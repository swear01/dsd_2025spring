==> flow/design.v <==
module alu_assign(
    ctrl,
    x,
    y,
    carry,
    out  
);
    input       [3:0]   ctrl;
    input       [7:0]   x;
    input       [7:0]   y;
    output wire         carry;
    output wire [7:0]   out;
assign out =    ctrl == 4'b0000 ? x + y :
                ctrl == 4'b0001 ? x - y :
                ctrl == 4'b0010 ? x & y :
                ctrl == 4'b0011 ? x | y :
                ctrl == 4'b0100 ? ~x :
                ctrl == 4'b0101 ? x ^ y :
                ctrl == 4'b0110 ? ~(x | y) :
                ctrl == 4'b0111 ? y << x[2:0] :
                ctrl == 4'b1000 ? y >> x[2:0] :
                ctrl == 4'b1001 ? {x[7], x[7:1]} :
                ctrl == 4'b1010 ? {x[6:0], x[7]} :
                ctrl == 4'b1011 ? {x[0], x[7:1]} :
                ctrl == 4'b1100 ? (x == y) :
                ctrl == 4'b1101 ? 8'b0 :
                ctrl == 4'b1110 ? 8'b0 :
                8'b0 ;  
assign carry = (ctrl == 4'b0000 || ctrl == 4'b0001) ?
                ( {1'b0,x} + {1'b0,y} ) >> 8 :
                1'b0 ;
endmodule
module register_file(
    Clk  ,
    WEN  ,
    RW   ,
    busW ,
    RX   ,
    RY   ,
    busX ,
    busY
);
input        Clk, WEN;
input  [2:0] RW, RX, RY;
input  [7:0] busW;
output [7:0] busX, busY;
reg [7:0] regfile [7:0] ;
reg [7:0] regfile_next [7:0];
reg already_rst = 1'b0 ;
integer i;
assign busX = regfile[RX];
assign busY = regfile[RY];
always @(*) begin
    if (regfile[1][0] != 1'b0 && regfile[1][0] != 1'b1) begin
        for (i = 0; i < 8; i = i + 1) begin
            regfile_next[i] = 8'b0 ;
        end
    end
    else begin
        for (i = 1; i < 8; i = i + 1) begin
            regfile_next[i] = regfile[i];
        end
        if (WEN && RW != 3'b0) begin
            regfile_next[RW] = busW;
        end 
    end
end
always @(posedge Clk) begin
    regfile[0] <= 8'b0 ;
    if (!already_rst ) begin
        already_rst <=  1'b1;
        for (i = 1; i < 8; i = i + 1) begin
            regfile[i] <= 8'b0 ;
        end
    end
    else begin
        for (i = 1; i < 8; i = i + 1) begin
            regfile[i] <= regfile_next[i];
        end
    end
end
endmodule
module simple_calculator(
    Clk,
    WEN,
    RW,
    RX,
    RY,
    DataIn,
    Sel,
    Ctrl,
    busY,
    Carry
);
    input        Clk;
    input        WEN;
    input  [2:0] RW, RX, RY;
    input  [7:0] DataIn;
    input        Sel;
    input  [3:0] Ctrl;
    output [7:0] busY;
    output       Carry;
wire [7:0] busX;
wire [7:0] busW;
wire [7:0] mux_out ;
assign mux_out = Sel ? busX : DataIn;  
register_file regfile(
    .Clk(Clk),
    .WEN(WEN),
    .RW(RW),
    .RX(RX),
    .RY(RY),
    .busW(busW),
    .busX(busX),
    .busY(busY)
);
alu_assign alu(
    .ctrl(Ctrl),
    .x(mux_out),
    .y(busY),
    .carry(Carry),
    .out(busW)
);    
endmodule
**Step by step through the tools: simple_calculator**

The steps from the RTL of simple_calculator to its reports follow in flow order.
Line numbers count from 1 in the design file above.
Library cell names are shortened.
Not given: -

- Design top: simple_calculator
- Clock port: Clk
- Cell library: sky130hd
- Library corner: tt_025C_1v80

**Word-level counts**

Source: Yosys, flattened and elaborated. Widths are those after wreduce. Registers that Yosys merges into a memory's read port (data or address) are not register bits. Print and check cells do not count.

- Bits in registers: 57
- Bits in latches: 0
- Memory bits (writable): 0
- Bits in read-only memories: 0
- Word width x clocked read ports: 0
- Memory cells: 0
- Input bits: 24
- Output and inout bits: 9
- Elaborated cells: 104

- $add $sub $neg: 3
- $mul: 0
- Divide/modulo/power cells: 0
- $lt $le $gt $ge: 0
- Equal/unequal tests: 34
- Shifts and indexed selects: 2
- Multiplexer cells: 24
- Bitwise logic cells: 12
- Reductions and logical operators: 21

Operator list:

| cell | number |
|---|---|
| 8-bit two-way mux | 20 |
| 8-bit parallel mux with 8-bit select | 2 |
| 7-bit OR reduction | 7 |
| 3-bit equality test with constant B | 12 |
| 4-bit equality test with constant B | 5 |
| 3-bit by 2-bit equality test with 1-bit output with constant B | 6 |
| 4-bit by 3-bit equality test with 1-bit output with constant B | 4 |
| 8-bit NOT | 2 |
| 2-bit AND reduction | 7 |
| 3-bit by 1-bit equality test with 1-bit output with constant B | 3 |
| 3-bit zero test | 3 |
| 8-bit by 8-bit adder with 9-bit output | 1 |
| 4-bit by 2-bit equality test with 1-bit output with constant B | 2 |
| 8-bit by 3-bit << shifter with 8-bit output | 1 |
| 8-bit by 3-bit >> shifter with 8-bit output | 1 |
| 8-bit adder | 1 |
| 8-bit subtractor | 1 |
| 8-bit equality test | 1 |
| 8-bit AND | 1 |
| 8-bit OR | 1 |
| 8-bit bitwise XOR | 1 |
| 1-bit NOT | 7 |
| 4-bit by 1-bit equality test with 1-bit output with constant B | 1 |
| 4-bit zero test | 1 |
| 3-bit nonzero test | 1 |
| 1-bit two-way mux | 2 |
| 1-bit logical AND | 1 |
| 1-bit logical OR | 1 |

**Longest topological paths**

Depth = most cells in a row (Yosys ltp): at word level without a register or memory, in the mapped netlist without a sequential cell, where the memories' decode and read muxes count.

- Depth after elaboration: 18
- ABC_AREA: 1
- Mapped depth: 27
- Depth with buffers taken out: 25

**Synthesis result**

The flow's flattened synthesis, as Yosys stat reports it; memories are mapped. The netlist is that of the ABC_AREA named above (0 if unset); the other value can give another one.
The area totals of this step are shown rounded.

- Mapped cells: 896
- Chip area (Yosys): 5,540 µm²
- Sequential area: 1,140 µm²
- Flip-flop cells: 57
- Buffer cells: 28

Cells by type:

| cell type | number | area in all (µm²) |
|---|---|---|
| dfxtp_1 | 57 | 1.14E+03 |
| nand2_1 | 155 | 581.808 |
| inv_1 | 148 | 555.533 |
| nor2_1 | 120 | 450.432 |
| nand3_1 | 71 | 355.341 |
| o21ai_0 | 69 | 345.331 |
| nand4_1 | 54 | 337.824 |
| ha_1 | 24 | 300.288 |
| a21oi_1 | 39 | 195.187 |
| a21oi_2 | 22 | 192.685 |
| nand3_2 | 16 | 160.154 |
| nand2_4 | 13 | 146.39 |
| buf_2 | 14 | 70.067 |
| o22ai_1 | 11 | 68.816 |
| or2_2 | 10 | 62.56 |
| nand2_2 | 8 | 50.048 |
| nand4_4 | 2 | 42.541 |
| fa_1 | 2 | 40.038 |

Not listed: further types 24, cells in them 61.

**Timing after synthesis**

OpenSTA on the mapped netlist: ideal clock, no wires. The path of least setup slack (recovery checks aside). Input and output delay are each 20% of the period. Register names are those of the netlist, which keeps one name where synthesis merged equal registers.

- Kind: input to output
- Start: in RY[1]
- End: out Carry
- Clock period: 4,860 ps
- Input delay: 972 ps
- Output delay: 972 ps
- Launch time at the first pin: 972 ps
- Data arrival time: 3,232 ps
- Required time: 3,888 ps
- Setup slack: 656 ps
- Delay of the path: 2,260 ps
- Stages: 17
- Buffers on the path: 1
- Synthesis period reached: 4,204 ps

"delay of the path" is the arrival time less input delay plus setup time.
At an output port there is no setup time.
"stages" counts driving pins, that of a launching flip-flop among them; a cell with two outputs on the path counts twice.
"synthesis period reached" = period - worst setup slack (recovery checks aside). The figure is calculated, with input and output delays left at 20% of the set period.
Between the ends stands the longest chain of elaborated cells between them, by number of cells; it is not shown to be the way that was timed. Of several equally long chains one is given.
Each line given opens the expression or statement behind the cell; cells for indexed reads and writes are added by Yosys, which also makes memories of some case tables.

- Cell sequence: buf_4 > clkinv_4 > nand3_1 > inv_2 > nand2_1 > nand2_1 > nor2_1 > nand2_1 > ha_1 > fa_1 > a21oi_1 > o21bai_1 > a21oi_1 > o21bai_1 > nand2_1 > a21oi_1 > o21a_1
- Length of the longest elaborated chain: 4
- Elaborated cells between the ends (all ways): 11
- Source lines of those cells: 3
- Those cells by class: add/sub (1); eq/ne (7); mux (2); reduce/logical (1)

RTL lines, path after synthesis:

| what | RTL line | RTL |
|---|---|---|
| start: declaration | 97 | `input  [2:0] RW, RX, RY;` |
| 3-bit equality test | 52 | `assign busY = regfile[RY];` |
| 8-bit parallel mux with 8-bit select | 52 |  |
| 8-bit by 8-bit adder with 9-bit output | 30 | `( {1'b0,x} + {1'b0,y} ) >> 8 :` |
| 1-bit two-way mux | 29 | `assign carry = (ctrl == 4'b0000 \|\| ctrl == 4'b0001) ?` |
| end: declaration | 102 | `output       Carry;` |

Some nets on the timed path still bear RTL names; the line given drives or declares the net.

Named nets, after synthesis:

| net | RTL line |
|---|---|
| busY[0] | 52 |

**Worst path after layout**

From the final timing report of record 1: the path of least setup slack in the routed layout; clock arrival at registers is part of the times.
The report prints the path's times to 10 ps; the period is as set.

- Kind: input to output
- Start: in RX[0]
- End: out Carry
- Clock period: 3,670 ps
- Input delay: 730 ps
- Output delay: 730 ps
- Launch time at the first pin: 730 ps
- Data arrival time: 3,180 ps
- Required time: 2,940 ps
- Setup slack: -250 ps
- Stages: 19
- Buffers on the path: 4

Between the ends stands the longest chain of elaborated cells between them, by number of cells; it is not shown to be the way that was timed. Of several equally long chains one is given.

- Cell sequence: buf_8 > buf_12 > buf_8 > nand4_1 > nand2_2 > nor2_2 > nand2_2 > nand2_4 > nand2_4 > ha_4 > fa_2 > a21oi_4 > o21bai_4 > a21oi_2 > o21bai_1 > nand2_1 > a21oi_2 > o21a_1 > buf_2
- Length of the longest elaborated chain: 5
- Elaborated cells between the ends (all ways): 12
- Source lines of those cells: 4
- Those cells by class: add/sub (1); eq/ne (7); mux (3); reduce/logical (1)

RTL lines, path post-layout:

| what | RTL line | RTL |
|---|---|---|
| start: declaration | 97 | `input  [2:0] RW, RX, RY;` |
| 3-bit equality test | 51 | `assign busX = regfile[RX];` |
| 8-bit parallel mux with 8-bit select | 51 |  |
| 8-bit two-way mux | 106 | `assign mux_out = Sel ? busX : DataIn;` |
| 8-bit by 8-bit adder with 9-bit output | 30 | `( {1'b0,x} + {1'b0,y} ) >> 8 :` |
| 1-bit two-way mux | 29 | `assign carry = (ctrl == 4'b0000 \|\| ctrl == 4'b0001) ?` |
| end: declaration | 102 | `output       Carry;` |

2 stored runs of simple_calculator in the flow (synthesis by Yosys, layout by OpenROAD, sky130hd cells), in arbitrary order. Constraints: input delay and output delay 20% of the set period each, output load 0.01 pF.
By "period achieved" is meant the clock period of the run minus its worst setup slack. This is arithmetic on one report: input and output delays are still those of the set period (20% each).
Values from the reports are rounded here.

### Record 1

==> flow/run.sh <==
#!/bin/bash
# the make line also repeats the synthesis and layout settings of config.mk as NAME=value (left out here)
make -C /OpenROAD-flow-scripts/flow DESIGN_CONFIG=/design/flow/config.mk WORK_HOME=/design/flow/orfs CLKGATE_MAP_FILE= finish
==> flow/config.mk <==
export PLATFORM = sky130hd
export DESIGN_NAME = simple_calculator
export DESIGN_NICKNAME = simple_calculator
export VERILOG_FILES = /design/flow/design.v
export SDC_FILE = /design/flow/constraint.sdc
export NUM_CORES = 4
export LEC_CHECK = 0
export ABC_AREA = 1
export CAP_MARGIN = 20
export CELL_PAD_IN_SITES_DETAIL_PLACEMENT = 2
export CELL_PAD_IN_SITES_GLOBAL_PLACEMENT = 3
export CORE_MARGIN = 2
export CORE_UTILIZATION = 19
export MAX_ROUTING_LAYER = met4
export MIN_ROUTING_LAYER = met2
export PLACE_DENSITY_LB_ADDON = 0.27
export SETUP_SLACK_MARGIN = 0.7
export SLEW_MARGIN = 10
==> flow/constraint.sdc <==
create_clock -name core_clock -period 3.67 [get_ports {Clk}]
set_input_delay 0.7340 -clock core_clock [delete_from_list [all_inputs] [get_ports {Clk}]]
set_output_delay 0.7340 -clock core_clock [all_outputs]
set_load 0.01 [all_outputs]

Results of record 1:
- Period achieved: 3,915 ps
- Overall die area: 30,500 µm²
- Post-route setup TNS: -245 ps
- Worst setup slack after layout: -245 ps
- Standard-cell area after routing: 8,960 µm²
- Lowest hold slack: 534 ps
- Chip area after synthesis (Yosys): 5,540 µm²

### Record 2

==> flow/run.sh <==
#!/bin/bash
# the make line also repeats the synthesis and layout settings of config.mk as NAME=value (left out here)
make -C /OpenROAD-flow-scripts/flow DESIGN_CONFIG=/design/flow/config.mk WORK_HOME=/design/flow/orfs CLKGATE_MAP_FILE= finish
==> flow/config.mk <==
export PLATFORM = sky130hd
export DESIGN_NAME = simple_calculator
export DESIGN_NICKNAME = simple_calculator
export VERILOG_FILES = /design/flow/design.v
export SDC_FILE = /design/flow/constraint.sdc
export NUM_CORES = 4
export LEC_CHECK = 0
export CAP_MARGIN = 20
export CELL_PAD_IN_SITES_GLOBAL_PLACEMENT = 3
export CORE_MARGIN = 2
export CORE_UTILIZATION = 61
export GPL_TIMING_DRIVEN = 1
export MAX_ROUTING_LAYER = met4
export SETUP_SLACK_MARGIN = -0.25
export SLEW_MARGIN = 15
==> flow/constraint.sdc <==
create_clock -name core_clock -period 7.77 [get_ports {Clk}]
set_input_delay 1.5540 -clock core_clock [delete_from_list [all_inputs] [get_ports {Clk}]]
set_output_delay 1.5540 -clock core_clock [all_outputs]
set_load 0.01 [all_outputs]

Outcome of record 2: stopped before the end: placement reported GPL-0301
